==> flow/design.v <==
module comp_pulse (
	input clk,
	input x_pulse,     
	input y_pulse,  
	input rst_b,   
	input logic [6:0] u_capture,u_minus,u_search,u_backoff,
	output logic [6:0] prob,
	output logic inc
);
localparam no_x_no_y = 2'd0,no_y_x = 2'd1,no_x_y = 2'd2,x_y = 2'd3;
logic [1:0] next_state,state;
always_comb begin : proc_state_output
	next_state = state;
	prob = 0;
	inc = 0;
	case (state)
		no_x_no_y : begin
			if(~rst_b) begin
				next_state = no_x_no_y;
				prob = 0;
				inc = 0;
			end
			if(x_pulse)
				next_state = no_y_x;
			if(y_pulse)
				next_state = no_x_y;
			if(x_pulse & y_pulse) begin
				next_state = x_y;
				prob = u_capture;
				inc = 1;
			end	 
		end
		no_y_x : begin
			if(~rst_b) begin
				next_state = no_x_no_y;
				prob = u_search;
				inc = 1;
			end
			if(y_pulse) begin
				next_state = x_y;
				prob = u_capture;
				inc = 1;
			end
		end
		no_x_y : begin
			if(~rst_b) begin
				next_state = no_x_no_y;
				prob = u_backoff;
				inc = 0;
			end
			if(x_pulse) begin
				next_state = x_y;
				prob = u_minus;
				inc = 0;
			end
		end
		x_y : begin
			if(~rst_b) begin
				next_state = no_x_no_y;
			end
		end
	 	default :  ;
	 endcase 
 end 
 register #(.WL(2)) reg_state(.clk(clk),.rst_b(rst_b),.d(next_state),.q(state),.wen(1));
endmodule
module register 
    #(parameter WL = 1)
    (input  logic               clk,
    input   logic               rst_b,
    input   logic   [WL-1:0]    d,
    output  logic   [WL-1:0]    q,
    input   logic               wen);
    always_ff @(posedge clk, negedge rst_b) begin
        if (~rst_b)
            q <= 'b0;
        else begin
            if (wen)
                q <= d;
        end
    end
endmodule: register
; Tool chain data of comp_pulse
; The steps from the RTL of comp_pulse to its reports follow in flow order.
; Line numbers count from 1 in the design file above.
; Operators carry their Yosys type and port widths (W data, S select, Z words).
; Library cell names are shortened.
; A cell with - has no value.
[design]
top_module = comp_pulse
clock = clk
lib = sky130hd
corner = tt_025C_1v80

; After elaboration
; Counts by Yosys on the flattened word-level netlist (proc, flatten, opt, wreduce; memories kept). Register bits leave out memories and registers merged into their read ports (data or address); mux counts leave out enables and synchronous resets folded into registers. Print and check cells are left out. Cells with the same type and inputs are merged into one.
[op_classes]
muxes = 17
logic = 1
n_mul = 0
eq_ne = 3
compare = 0
addsub = 0
div_mod_pow = 0
shifts = 0
n_reduce_logical = 2
[op_table]
columns = op, n
row1 = $mux W7, 5
row2 = $pmux W7 S4, 1
row3 = $mux W2, 6
row4 = $pmux W2 S4, 1
row5 = $eq A2 B2 Y1 const B, 2
row6 = $pmux W1 S3, 1
row7 = $mux W1, 3
row8 = $eq A2 B1 Y1 const B, 1
row9 = $logic_not A2 Y1, 1
row10 = $reduce_or A2 Y1, 1
row11 = $and A1 B1 Y1, 1
[bits]
memories = 0
latch_bits = 0
regBits = 2
ram_bits = 0
output_inout_bits = 8
in_bits = 32
elab_cells = 24
mem_bits_ro = 0
clocked_rd_ports_x_width = 0

; Depth
; Longest topological path by Yosys (ltp), each cell counted once; first at word level (registers and memories cut), then after technology mapping (sequential cells cut; the memories' decode and read muxes count).
[logic_depth]
ltp_word = 5
ABC_AREA = 0
depth_mapped = 4
depth_no_buf = 3

; After synthesis
; Source: synth_stat.txt of the flow (Yosys; design flattened, memories mapped). It holds for the ABC_AREA given above (unset counts as 0); a run with the other value may have another netlist.
[by_type]
columns = cell_type, n, type_area_um2
row1 = dfrtp_1, 3, 75.072
row2 = a32oi_1, 6, 52.55
row3 = o211ai_1, 7, 52.55
row4 = inv_1, 10, 37.536
row5 = nand3_1, 7, 35.034
row6 = dfstp_2, 1, 26.275
row7 = a22oi_1, 3, 22.522
row8 = nor3b_4, 1, 18.768
row9 = nor3b_2, 1, 12.512
row10 = buf_6, 1, 11.261
row11 = buf_2, 2, 10.01
row12 = nor4bb_1, 1, 10.01
row13 = o21ai_1, 2, 10.01
row14 = a221oi_1, 1, 8.758
row15 = o21ai_2, 1, 8.758
row16 = nor2_1, 2, 7.507
row17 = a31oi_1, 1, 6.256
row18 = nor2_2, 1, 6.256
; Other cell types: 3; their cells: 3.
[mapped]
ffs = 4
mapped_cells = 54
buffers = 3
area_um2 = 425.4
sequential_area_um2 = 101.3
; By module: a second synthesis without flattening, with its own total; a netlist apart from the flattened one above.
[unflattened]
cells_unflattened = 41
hier_area_um2 = 361.6
; Rows give one instance, submodules left out.
[by_module]
columns = module, cells, n_inst, seq_area_um2, mod_area_um2
row1 = comp_pulse, 37, 1, 0.0, 289.0
row2 = register #(WL=2), 4, 1, 50.0, 72.6

; Worst setup path after synthesis
; OpenSTA on the mapped netlist: ideal clock, no wires. The path of least setup slack (recovery checks aside). Input and output delay are each 20% of the period. Register names are those of the netlist, which keeps one name where synthesis merged equal registers.
[synth_path]
kind = reg-to-output
from = register reg_state.q
to = output port prob[0]
clock_period_ns = 1.82
driving_pins = 5
t_required_ns = 1.456
t_first_pin_ns = 0.000
delay_ns = 1.032
t_arrival_ns = 1.032
setup_slack_ns = 0.424
path_buffers = 1
out_delay_ns = 0.364
synth_period_reached_ns = 1.396
; "delay_ns" = arrival - input delay + setup time.
; At an output port there is no setup time.
; "driving_pins": output pins that drive a net of the path, with the launching flip-flop's if there is one; two outputs of one cell count as two.
; "synth_period_reached_ns" = period - worst setup slack (recovery checks aside). The figure is calculated, with input and output delays left at 20% of the set period.
; An end named without its bit number is one bit of that signal or, where synthesis recoded a state register, one of its new flip-flops.
[synth_between]
cell_sequence = dfrtp_1 buf_6 nor3b_2 o21ai_2 o211ai_1
[synth_lines]
columns = element, line
row1 = from (decl), 72  ; output  logic   [WL-1:0]    q,
row2 = from (assign), 76  ; q <= 'b0;
row3 = from (assign), 79  ; q <= d;
row4 = to (decl), 7  ; output logic [6:0] prob,
; Chain of elaborated cells between the ends: none given.

Subject: comp_pulse on sky130hd, stored results

Hello all,

comp_pulse: 2 stored runs of the Yosys and OpenROAD flow on sky130hd. The settings differ; the order carries no meaning. The constraints put input and output delay at 20% of the set period each and load the outputs with 0.01 pF.

# run 1
==> flow/run.sh <==
#!/bin/bash
# the make line also repeats the synthesis and layout settings of config.mk as NAME=value (left out here)
make -C /OpenROAD-flow-scripts/flow DESIGN_CONFIG=/design/flow/config.mk WORK_HOME=/design/flow/orfs CLKGATE_MAP_FILE= finish
==> flow/config.mk <==
export PLATFORM = sky130hd
export DESIGN_NAME = comp_pulse
export DESIGN_NICKNAME = comp_pulse
export VERILOG_FILES = /design/flow/design.v
export SDC_FILE = /design/flow/constraint.sdc
export NUM_CORES = 4
export LEC_CHECK = 0
export CAP_MARGIN = 20
export CORE_MARGIN = 2
export CORE_UTILIZATION = 40
export SLEW_MARGIN = 20
==> flow/constraint.sdc <==
create_clock -name core_clock -period 1.01 [get_ports {clk}]
set_input_delay 0.2020 -clock core_clock [delete_from_list [all_inputs] [get_ports {clk}]]
set_output_delay 0.2020 -clock core_clock [all_outputs]
set_load 0.01 [all_outputs]

==> run 1: results <==
outcome="did not finish, clock tree synthesis stopped with DPL-0033"

# run 2
==> flow/run.sh <==
#!/bin/bash
# the make line also repeats the synthesis and layout settings of config.mk as NAME=value (left out here)
make -C /OpenROAD-flow-scripts/flow DESIGN_CONFIG=/design/flow/config.mk WORK_HOME=/design/flow/orfs CLKGATE_MAP_FILE= finish
==> flow/config.mk <==
export PLATFORM = sky130hd
export DESIGN_NAME = comp_pulse
export DESIGN_NICKNAME = comp_pulse
export VERILOG_FILES = /design/flow/design.v
export SDC_FILE = /design/flow/constraint.sdc
export NUM_CORES = 4
export LEC_CHECK = 0
export ABC_AREA = 1
export CAP_MARGIN = 20
export CELL_PAD_IN_SITES_GLOBAL_PLACEMENT = 2
export CORE_MARGIN = 2
export CORE_UTILIZATION = 62
export CTS_CLUSTER_DIAMETER = 122
export CTS_CLUSTER_SIZE = 49
export GPL_TIMING_DRIVEN = 1
export MAX_ROUTING_LAYER = met4
export PLACE_DENSITY = 0.55
export SETUP_SLACK_MARGIN = -0.17
export SLEW_MARGIN = 20
==> flow/constraint.sdc <==
create_clock -name core_clock -period 2.37 [get_ports {clk}]
set_input_delay 0.4740 -clock core_clock [delete_from_list [all_inputs] [get_ports {clk}]]
set_output_delay 0.4740 -clock core_clock [all_outputs]
set_load 0.01 [all_outputs]

==> run 2: results <==
outcome="did not finish, floorplanning stopped with PDN-0185"

Thanks
