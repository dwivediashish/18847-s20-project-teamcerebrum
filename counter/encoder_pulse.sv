==> flow/design.v <==
`timescale 1ns / 1ps
module encoder_pulse
#
(
    parameter MAX_VALUE = 8
)
(
    input  logic                           clock,
    input  logic                           reset,
    input  logic [$clog2(MAX_VALUE+1)-1:0] incoming_line,
    input  logic                           incoming_line_valid,
    output logic                           outgoing_line
);
    logic [$clog2(MAX_VALUE+1)-1:0] internal_number, counter;
    logic                           countdown_flag;
    assign outgoing_line = (countdown_flag && counter == internal_number) ? 0 : 1;
    always_ff @(posedge clock, posedge reset) begin
        if (reset) begin
            internal_number <= 1'b0;
            counter <= MAX_VALUE;
            countdown_flag <= 1'b0;
        end
        else begin
            if (incoming_line_valid) begin
                internal_number <= incoming_line;
                countdown_flag <= 1'b1;
                counter <= MAX_VALUE;
            end
            if (countdown_flag && !incoming_line_valid && !outgoing_line) begin
                counter <= counter - 'd1;
            end
            if (!outgoing_line && !incoming_line_valid) begin
                countdown_flag <= 1'b0;
            end
        end
    end
endmodule : encoder_pulse
### From RTL to reports: encoder_pulse

Tool output for the design above, in the order of the flow.
Lines are those of the file above, counted from 1.
Library cell names are shortened.
A cell with - has no value.

| inputs | value |
|---|---|
| top | encoder_pulse |
| clock input | clock |
| standard-cell library | sky130hd |
| timing corner | tt_025C_1v80 |

### Word level

Counts by Yosys on the flattened word-level netlist (proc, flatten, opt, wreduce; memories kept). Register bits leave out memories and registers merged into their read ports (data or address). Print and check cells are left out. Cells with the same type and inputs are merged into one.

| bit counts | value |
|---|---|
| clocked read ports x word width | 0 |
| input bits | 7 |
| bits in writable memories | 0 |
| bits in read-only memories | 0 |
| bits in registers | 9 |
| word-level cells | 18 |
| memories | 0 |
| latch bits | 0 |

| operators by class | value |
|---|---|
| div/mod/pow operators | 0 |
| multiplexer cells | 5 |
| bitwise gates (word level) | 0 |
| shift-type cells | 0 |
| equal/unequal tests | 1 |
| multiply operators | 0 |
| $lt $le $gt $ge | 0 |
| reductions and logical operators | 8 |
| $add $sub $neg | 1 |

Operators with widths:

| operator | number |
|---|---|
| 2-to-1 mux 4 bit | 2 |
| logical AND 1 bit | 4 |
| nonzero test 2 bit | 2 |
| subtractor 4 x 1 -> 4 bit (second input constant) | 1 |
| equality test 4 bit | 1 |
| 2-to-1 mux 1 bit | 3 |
| zero test 1 bit | 2 |

### Logic depth

Longest topological path by Yosys (ltp), each cell counted once; first at word level (registers and memories cut), then after technology mapping (sequential cells cut; the memories' decode and read muxes count).

| logic depth | value |
|---|---|
| word-level depth | 6 |
| ABC_AREA | 0 |
| gate-level depth with buffers | 5 |
| mapped depth without buffers | 4 |

### Synthesis result

The flow's flattened synthesis, as Yosys stat reports it; memories are mapped. The netlist is that of the ABC_AREA named above (0 if unset); the other value can give another one.

Cells by type:

| cell type | number | total area (sq um) |
|---|---|---|
| dfrtp_1 | 8 | 200.192 |
| mux2_2 | 4 | 45.043 |
| xnor2_1 | 4 | 35.034 |
| dfstp_2 | 1 | 26.275 |
| ha_1 | 1 | 12.512 |
| buf_6 | 1 | 11.261 |
| inv_1 | 3 | 11.261 |
| a21oi_1 | 2 | 10.01 |
| a41o_1 | 1 | 10.01 |
| a21oi_2 | 1 | 8.758 |
| a311oi_1 | 1 | 8.758 |
| a31o_2 | 1 | 8.758 |
| and4_1 | 1 | 8.758 |
| a211oi_1 | 1 | 7.507 |
| a21o_1 | 1 | 7.507 |
| buf_4 | 1 | 7.507 |
| a31oi_1 | 1 | 6.256 |
| nand2b_1 | 1 | 6.256 |

Not listed: further types 4, cells in them 4.

| mapped netlist | value |
|---|---|
| area of sequential cells | 226.5 sq um |
| buffers | 2 |
| cell area after synthesis | 451.7 sq um |
| standard cells after synthesis | 38 |
| flip-flop cells | 9 |

### Timing after synthesis

OpenSTA on the mapped netlist: ideal clock, no wires. The path of least setup slack (recovery checks aside). Input and output delay are each 20% of the period. Register names are those of the netlist, which keeps one name where synthesis merged equal registers.

| timing path after synthesis | value |
|---|---|
| path kind | register -> register |
| from | reg counter[3] |
| to | reg countdown_flag |
| setup time | 118 ps |
| path delay | 1379 ps |
| setup slack | -99 ps |
| path buffers | 1 |
| data arrival time | 1261 ps |
| period | 1280 ps |
| stages | 6 |
| period reached after synthesis | 1379 ps |

"path delay" is the arrival time less input delay plus setup time.
"stages" counts driving pins, that of a launching flip-flop among them; a cell with two outputs on the path counts twice.
"period reached after synthesis" is the clock period less the worst setup slack; recovery checks do not enter. This is arithmetic on one report: input and output delays are still those of the set period (20% each).
The rows between start and end are the longest chain of elaborated cells between them; the timing report does not say that the signal goes this way. Where chains are equally long, one stands for them.
Each line given opens the expression or statement behind the cell; cells for indexed reads and writes are added by Yosys, which also makes memories of some case tables.
A register here has more assigning lines than the two given.

| between the ends, after synthesis | value |
|---|---|
| path through | dfstp_2 -> xnor2_1 -> and4_1 -> buf_6 -> nand2_1 -> a21o_1 |
| length of the longest elaborated chain | 6 |
| elaborated cells between the ends (all ways) | 7 |
| classes of those cells | 1 x eq/ne; 2 x mux; 4 x reduce/logical |

RTL lines, path after synthesis:

| item | RTL line | text |
|---|---|---|
| start: declaration | 14 | `logic [$clog2(MAX_VALUE+1)-1:0] internal_number, counter;` |
| start: assignment | 20 | `counter <= MAX_VALUE;` |
| start: assignment | 30 | `counter <= counter - 'd1;` |
| equality test 4 bit | 16 | `assign outgoing_line = (countdown_flag && counter == internal_number) ? 0 : 1;` |
| logical AND 1 bit | 16 |  |
| 2-to-1 mux 1 bit | 16 |  |
| zero test 1 bit | 32 | `if (!outgoing_line && !incoming_line_valid) begin` |
| logical AND 1 bit | 32 |  |
| 2-to-1 mux 1 bit | 32 |  |
| end: assignment | 26 | `countdown_flag <= 1'b1;` |
| end: assignment | 33 | `countdown_flag <= 1'b0;` |
| end: declaration | 15 | `logic                           countdown_flag;` |

### Path in the finished layout

From the final timing report of run 1: the path of least setup slack in the routed layout; clock arrival at registers is part of the times.
The report prints the path's times to 10 ps; the period is as set.

| timing path after layout | value |
|---|---|
| path kind | register -> output |
| from | reg counter[3] |
| to | out outgoing_line |
| path buffers | 1 |
| period | 2080 ps |
| output delay | 420 ps |
| setup slack | 120 ps |
| data arrival time | 1540 ps |
| stages | 5 |

The rows between start and end are the longest chain of elaborated cells between them; the timing report does not say that the signal goes this way. Where chains are equally long, one stands for them.
A register here has more assigning lines than the two given.

| between the ends, after layout | value |
|---|---|
| path through | dfstp_2 -> xnor2_1 -> and4_1 -> nand2_1 -> dlygate4sd2_1 |
| length of the longest elaborated chain | 3 |
| elaborated cells between the ends (all ways) | 3 |
| RTL lines with such cells | 1 |
| classes of those cells | 1 x eq/ne; 1 x mux; 1 x reduce/logical |

RTL lines, path after layout:

| item | RTL line | text |
|---|---|---|
| start: declaration | 14 | `logic [$clog2(MAX_VALUE+1)-1:0] internal_number, counter;` |
| start: assignment | 20 | `counter <= MAX_VALUE;` |
| start: assignment | 30 | `counter <= counter - 'd1;` |
| equality test 4 bit | 16 | `assign outgoing_line = (countdown_flag && counter == internal_number) ? 0 : 1;` |
| logical AND 1 bit | 16 |  |
| 2-to-1 mux 1 bit | 16 |  |
| end: declaration | 12 | `output logic                           outgoing_line` |

Wiki page: encoder_pulse / flow data

Flow measurements of encoder_pulse on sky130hd: 2 stored runs with different settings, listed in no order. Input and output delays are each 20% of the period that was set; the output load is 0.01 pF.
"clock period reached": clock period set for the run, less the worst setup slack. It is reckoned from that one timing run; input and output delays stay at 20% of the period that was set.
By "allowed time less slack (worst setup path)" is meant the share of the clock period that the worst setup path is allowed (20% is reserved at inputs, 20% at outputs), minus its slack. Clock arrival times at its registers enter into it.
"allowed time less slack (worst setup path)" is known to 10 ps.

#### Run 1

| setting | value |
|---|---|
| period_ns | `2.08` |
| CORE_UTILIZATION | `18` |
| PLACE_DENSITY | `0.56` |
| TNS_END_PERCENT | `75` |
| GPL_ROUTABILITY_DRIVEN | `1` |
| CTS_CLUSTER_DIAMETER | `358` |
| MIN_ROUTING_LAYER | `met1` |
| CAP_MARGIN | `20` |
| CORE_MARGIN | `2` |
| SLEW_MARGIN | `20` |

| result | value |
|---|---|
| netlist area reported by Yosys | 451.7 sq um |
| setup slack of the worst path | 125 ps |
| allowed time less slack (worst setup path) | 1540 ps |
| class of the worst setup path | register -> output |
| post-layout utilization | 0.239 |
| clock period reached | 1955 ps |
| die area | 2926.3 sq um |

#### Run 2

| setting | value |
|---|---|
| period_ns | `3.07` |
| CORE_UTILIZATION | `21` |
| SETUP_SLACK_MARGIN | `0.33` |
| PLACE_DENSITY_LB_ADDON | `0.07` |
| CORE_ASPECT_RATIO | `1.19` |
| CELL_PAD_IN_SITES_GLOBAL_PLACEMENT | `1` |
| CTS_CLUSTER_DIAMETER | `385` |
| CAP_MARGIN | `40` |
| SLEW_MARGIN | `15` |
| MAX_ROUTING_LAYER | `met5` |
| CORE_MARGIN | `2` |

| result | value |
|---|---|
| netlist area reported by Yosys | 451.7 sq um |
| setup slack of the worst path | 489 ps |
| allowed time less slack (worst setup path) | 1970 ps |
| class of the worst setup path | register -> output |
| post-layout utilization | 0.277 |
| clock period reached | 2581 ps |
| die area | 2539.2 sq um |
